==> flow/design.v <==
`timescale 1ns/1ps
module E5d00814(
    input ck,
    output [7:0] AN,
    output CA, CB, CC, CD, CE, CF, CG
);
    wire [3:0] seg7 = 4'hE;
    wire [3:0] seg6 = 4'h5;
    wire [3:0] seg5 = 4'hd;
    wire [3:0] seg4 = 4'h0;
    wire [3:0] seg3 = 4'h0;
    wire [3:0] seg2 = 4'h8;
    wire [3:0] seg1 = 4'h1;
    wire [3:0] seg0 = 4'h4;
    eight_display u0(ck, seg0, seg1, seg2, seg3, seg4, seg5, seg6, seg7, AN, {CA, CB, CC, CD, CE, CF, CG});
endmodule
`timescale 1ns/1ps
module cnt_8(
    input ck,
    input refresh,
    output reg [2:0] sel
);
    reg [2:0] sel_next;
    always @(posedge ck) begin
        sel <= sel_next;
    end
    always @(sel, refresh) begin
        if (refresh) sel_next = sel + 1;
        else sel_next = sel;
    end
endmodule
`timescale 1ns/1ps
module dec3_8(
    input [2:0] sel,
    output reg [7:0] an
);
    always @(sel) begin
        case (sel)
            3'h0: an = 8'b1111_1110;
            3'h1: an = 8'b1111_1101;
            3'h2: an = 8'b1111_1011;
            3'h3: an = 8'b1111_0111;
            3'h4: an = 8'b1110_1111;
            3'h5: an = 8'b1101_1111;
            3'h6: an = 8'b1011_1111;
            3'h7: an = 8'b0111_1111;
            default: an = 8'b1111_1111;
        endcase
    end
endmodule
`timescale 1ns/1ps
module eight_display(
    input ck,
    input [3:0] seg0, seg1, seg2, seg3, seg4, seg5, seg6, seg7,
    output [7:0] an,
    output [6:0] c
);
    wire refresh;
    wire [2:0] sel;
    wire [3:0] in_seg;
    gen_refresh u0(ck, refresh);
    cnt_8 u1(ck, refresh, sel);
    mux_4 u2(seg0, seg1, seg2, seg3, seg4, seg5, seg6, seg7, sel, in_seg);
    dec3_8 u3(sel, an);
    seven_segments u4(in_seg, c);
endmodule
`timescale 1ns/1ps
module gen_refresh(
    input ck,
    output refresh
);
    reg [16:0] cnt, cnt_next;
    parameter [16:0] MAX_CNT = 17'd99_999;
    always @(posedge ck) begin
        cnt <= cnt_next;
    end
    always @(cnt) begin
        if (cnt == MAX_CNT) cnt_next = 0;
        else cnt_next = cnt + 1;
    end
    assign refresh = (cnt == MAX_CNT) ? 1 : 0;
endmodule
`timescale 1ns/1ps
module mux_4(
    input [3:0] seg0, seg1, seg2, seg3, seg4, seg5, seg6, seg7,
    input [2:0] sel,
    output reg [3:0] in_seg
);
    always @(seg0, seg1, seg2, seg3, seg4, seg5, seg6, seg7, sel) begin
        case (sel)
            4'h0: in_seg = seg0;
            4'h1: in_seg = seg1;
            4'h2: in_seg = seg2;
            4'h3: in_seg = seg3;
            4'h4: in_seg = seg4;
            4'h5: in_seg = seg5;
            4'h6: in_seg = seg6;
            4'h7: in_seg = seg7;
            default: in_seg = 4'h0;
        endcase
    end
endmodule
`timescale 1ns/1ps
module seven_segments(
	input [3:0] in_seg,
	output reg [6:0] c  
);
	always @(in_seg) begin
		case (in_seg)
			4'h0: c = 7'b0000001;
			4'h1: c = 7'b1001111;
			4'h2: c = 7'b0010010;
			4'h3: c = 7'b0000110;
			4'h4: c = 7'b1001100;
			4'h5: c = 7'b0100100;
			4'h6: c = 7'b0100000;
			4'h7: c = 7'b0001111;
			4'h8: c = 7'b0000000;
			4'h9: c = 7'b0000100;
			4'hA: c = 7'b0001000;
			4'hB: c = 7'b1100000;
			4'hC: c = 7'b0110001;
			4'hD: c = 7'b1000010;
			4'hE: c = 7'b0110000;
			4'hF: c = 7'b0111000;
			default: c = 7'b1111111;
		endcase
	end
endmodule
Step by step through the tools: E5d00814
What the tools print for E5d00814, step after step.
Lines are those of the file above, counted from 1.
Cell names lack the library's common part.
The mark n/a stands for no value.
- design top: E5d00814
- clock port: ck
- standard-cell library: sky130hd
- timing corner: tt_025C_1v80

Elaborated design
Counts by Yosys on the flattened word-level netlist (proc, flatten, opt, wreduce; memories kept). Print and check cells are left out. Cells with the same type and inputs are merged into one.
Memory sizes are those after Yosys's memory passes, which may raise the word count (mostly to a power of two), join words into wider ones and drop unused or constant bits.
- word width x clocked read ports: 8
- memory bits (read-only): 176
- elaborated cells at 19
- input port bits: 1
- noted memory cells: 2
- noted register bits after elaboration: 20
- output and inout bits: 15
- memory list (memory ; words ; width ; rd ports ; write ports ; RTL line ; source):
    (name not given) ; 16 ; 7 ; 1 ; 0 ; 109 ; case (in_seg)
    (name not given) ; 8 ; 8 ; 1 ; 0 ; 38 ; case (sel)
- noted add/sub/neg operators: 2
- reduce/logical cells at 2
- noted equal/unequal tests: 8
- noted multiplexer cells: 3
- operator list (cell ; count):
    4-bit case mux with 7-bit select ; 1
    17-bit by 1-bit adder with 17-bit output (second input constant) ; 1
    17-bit equality test (second input constant) ; 1
    3-bit equality test (second input constant) ; 4
    3-bit by 2-bit equality test with 1-bit output (second input constant) ; 2
    3-bit by 1-bit adder with 3-bit output (second input constant) ; 1
    3-bit by 1-bit equality test with 1-bit output (second input constant) ; 1
    3-bit zero test ; 1
    3-bit 2-to-1 mux ; 1
    2-bit OR reduction ; 1
    1-bit 2-to-1 mux ; 1

Depth
Depth = most cells in a row (Yosys ltp): at word level without a register or memory, in the mapped netlist without a sequential cell, where the memories' decode and read muxes count.
- noted depth in word-level cells: 3
- noted ABC_AREA: 0
- mapped depth at 8
- depth with buffers taken out at 6

After synthesis
Source: synth_stat.txt of the flow (Yosys; design flattened, memories mapped). It holds for the ABC_AREA given above (unset counts as 0); a run with the other value may have another netlist.
- mapped flip-flops at 28
- cell count at 155
- buffer cells: 8
- cell area after synthesis: 1401.3 µm²
- noted area of sequential cells: 590.6 µm²
- cells by type (cell ; count ; area in all (µm²)):
    dfxtp_1 ; 25 ; 500.48
    edfxtp_1 ; 3 ; 90.086
    ha_1 ; 6 ; 75.072
    a21oi_1 ; 12 ; 60.058
    nor3b_1 ; 7 ; 52.55
    xnor2_1 ; 6 ; 52.55
    nand2_1 ; 13 ; 48.797
    nor2_1 ; 13 ; 48.797
    xor2_1 ; 5 ; 43.792
    nand3_1 ; 8 ; 40.038
    nor4b_1 ; 4 ; 35.034
    nor4_1 ; 5 ; 31.28
    and4_1 ; 3 ; 26.275
    buf_2 ; 4 ; 20.019
    nor3_2 ; 2 ; 20.019
    o21ai_0 ; 4 ; 20.019
    and3_1 ; 3 ; 18.768
    a211oi_1 ; 2 ; 15.014
Other cell types: 21; their cells: 30.
By module: a second synthesis without flattening, with its own total; a netlist apart from the flattened one above.
- noted cell total of the unflattened synthesis: 169
- area (unflattened synthesis) at 1488.9 µm²
Each row is one instance without its submodules.
- by module (module ; area (µm²) ; cells ; times used ; sequential area (µm²)):
    gen_refresh ; 729.4 ; 81 ; 1 ; 340.3
    mux_4 ; 307.8 ; 39 ; 1 ; 0.0
    seven_segments ; 269.0 ; 33 ; 1 ; 0.0
    cnt_8 ; 115.1 ; 6 ; 1 ; 90.1
    dec3_8 ; 60.1 ; 8 ; 1 ; 0.0
    E5d00814 ; 7.5 ; 2 ; 1 ; 0.0
    eight_display ; 0.0 ; 0 ; 1 ; 0.0

Path before layout
Source: OpenSTA report_checks on the synthesized netlist (no wires, ideal clock, input and output delay 20% of the period each), path of least setup slack; recovery checks are left aside. Register names are those of the netlist, which keeps one name where synthesis merged equal registers.
- path kind: reg-to-output
- from: register u0.u1.sel[0]
- to: output port CG
- setup slack: 0.338 ns
- data required time at 2.328 ns
- path buffers: 1
- noted path delay: 1.990 ns
- output delay: 0.582 ns
- launch time at the first pin at 0.000 ns
- stages: 8
- clock period at 2.91 ns
- arrival time at 1.990 ns
- synthesis period reached at 2.572 ns
"path delay" is the arrival time less input delay plus setup time.
At an output port there is no setup time.
"stages": output pins that drive a net of the path, with the launching flip-flop's if there is one; two outputs of one cell count as two.
"synthesis period reached" = period - worst setup slack (recovery checks aside). The figure is calculated, with input and output delays left at 20% of the set period.
Between the ends stands the longest chain of elaborated cells between them, by number of cells; it is not shown to be the way that was timed. Of several equally long chains one is given.
Each line given opens the expression or statement behind the cell; cells for indexed reads and writes are added by Yosys, which also makes memories of some case tables.
The chain passes a memory read, where the word-level depth is cut; so it can be longer than that depth.
- cell sequence: edfxtp_1 -> clkbuf_1 -> clkinv_1 -> ha_1 -> nor4_1 -> a21oi_1 -> o31ai_1 -> o21ai_0
- length of the longest elaborated chain at 4
- noted elaborated cells on any way between the ends: 11
- noted RTL lines with such cells: 2
- those cells by class: eq/ne (7); mux (1); reduce/logical (2); memory (1)
- RTL lines, path post-synthesis (what ; RTL line ; source):
    start: declaration ; 21 ; output reg [2:0] sel
    start: assignment ; 25 ; sel <= sel_next;
    3-bit equality test ; 90 ; case (sel)
    2-bit OR reduction ; n/a ;
    4-bit case mux with 7-bit select ; 90 ;
    memory read 16 x 7 bit ; 109 ; case (in_seg)
    end: declaration ; 5 ; output CA, CB, CC, CD, CE, CF, CG

Path in the finished layout
From the final timing report of run 1: the path of least setup slack in the routed layout; clock arrival at registers is part of the times.
- path kind: reg-to-output
- from: register u0.u1.sel[1]
- to: output port CF
- arrival time at 2.05 ns
- output delay: 0.36 ns
- clock period at 1.8 ns
- launch time at the first pin at 0.27 ns
- stages: 8
- setup slack: -0.61 ns
- data required time at 1.44 ns
- path buffers: 1
Between the ends stands the longest chain of elaborated cells between them, by number of cells; it is not shown to be the way that was timed. Of several equally long chains one is given.
The chain passes a memory read, where the word-level depth is cut; so it can be longer than that depth.
- cell sequence: edfxtp_1 -> inv_4 -> ha_4 -> or3b_4 -> a21oi_4 -> o31ai_2 -> o22ai_1 -> buf_2
- length of the longest elaborated chain at 4
- noted elaborated cells on any way between the ends: 11
- noted RTL lines with such cells: 2
- those cells by class: eq/ne (7); mux (1); reduce/logical (2); memory (1)
- RTL lines, path post-layout (what ; RTL line ; source):
    start: declaration ; 21 ; output reg [2:0] sel
    start: assignment ; 25 ; sel <= sel_next;
    3-bit equality test ; 90 ; case (sel)
    2-bit OR reduction ; n/a ;
    4-bit case mux with 7-bit select ; 90 ;
    memory read 16 x 7 bit ; 109 ; case (in_seg)
    end: declaration ; 5 ; output CA, CB, CC, CD, CE, CF, CG

E5d00814 through Yosys and OpenROAD on sky130hd: 2 stored runs, unordered, with their settings and measured results. The constraints put input and output delay at 20% of the set period each and load the outputs with 0.01 pF.
"achieved period" means the clock period less the worst setup slack. The figure is calculated, with input and output delays left at 20% of the set period.
"total power after layout" is the tool's figure for a default switching activity; nothing was simulated.

Run 1

==> flow/run.sh <==
#!/bin/bash
# the make line also repeats the synthesis and layout settings of config.mk as NAME=value (left out here)
make -C /OpenROAD-flow-scripts/flow DESIGN_CONFIG=/design/flow/config.mk WORK_HOME=/design/flow/orfs CLKGATE_MAP_FILE= finish
==> flow/config.mk <==
export PLATFORM = sky130hd
export DESIGN_NAME = E5d00814
export DESIGN_NICKNAME = E5d00814
export VERILOG_FILES = /design/flow/design.v
export SDC_FILE = /design/flow/constraint.sdc
export NUM_CORES = 4
export LEC_CHECK = 0
export CAP_MARGIN = 20
export CELL_PAD_IN_SITES_DETAIL_PLACEMENT = 1
export CELL_PAD_IN_SITES_GLOBAL_PLACEMENT = 2
export CORE_MARGIN = 2
export CORE_UTILIZATION = 34
export CTS_CLUSTER_DIAMETER = 109
export HOLD_SLACK_MARGIN = 0.08
export MIN_ROUTING_LAYER = met2
export PLACE_DENSITY_LB_ADDON = 0.13
export SETUP_SLACK_MARGIN = 0.27
export SLEW_MARGIN = 20
export TNS_END_PERCENT = 5
==> flow/constraint.sdc <==
create_clock -name core_clock -period 1.8 [get_ports {ck}]
set_input_delay 0.3600 -clock core_clock [delete_from_list [all_inputs] [get_ports {ck}]]
set_output_delay 0.3600 -clock core_clock [all_outputs]
set_load 0.01 [all_outputs]

Measured in run 1:
- total power after layout: 982 uW
- standard-cell area after routing: 2,003.2 µm²
- setup slack of the critical path at -0.612 ns
- achieved period at 2.412 ns
- netlist area reported by Yosys at 1,401.3 µm²
- noted the post-route setup TNS: -2.767 ns
- die area at 4,651.2 µm²

Run 2

==> flow/run.sh <==
#!/bin/bash
# the make line also repeats the synthesis and layout settings of config.mk as NAME=value (left out here)
make -C /OpenROAD-flow-scripts/flow DESIGN_CONFIG=/design/flow/config.mk WORK_HOME=/design/flow/orfs CLKGATE_MAP_FILE= finish
==> flow/config.mk <==
export PLATFORM = sky130hd
export DESIGN_NAME = E5d00814
export DESIGN_NICKNAME = E5d00814
export VERILOG_FILES = /design/flow/design.v
export SDC_FILE = /design/flow/constraint.sdc
export NUM_CORES = 4
export LEC_CHECK = 0
export CAP_MARGIN = 20
export CORE_MARGIN = 2
export CORE_UTILIZATION = 64
export SLEW_MARGIN = 20
==> flow/constraint.sdc <==
create_clock -name core_clock -period 3.08 [get_ports {ck}]
set_input_delay 0.6160 -clock core_clock [delete_from_list [all_inputs] [get_ports {ck}]]
set_output_delay 0.6160 -clock core_clock [all_outputs]
set_load 0.01 [all_outputs]

Measured in run 2:
- total power after layout: 519.6 uW
- standard-cell area after routing: 1,632.8 µm²
- setup slack of the critical path at 0.120 ns
- achieved period at 2.960 ns
- netlist area reported by Yosys at 1,401.3 µm²
- noted the post-route setup TNS: 0.000 ns
- die area at 2,580.1 µm²
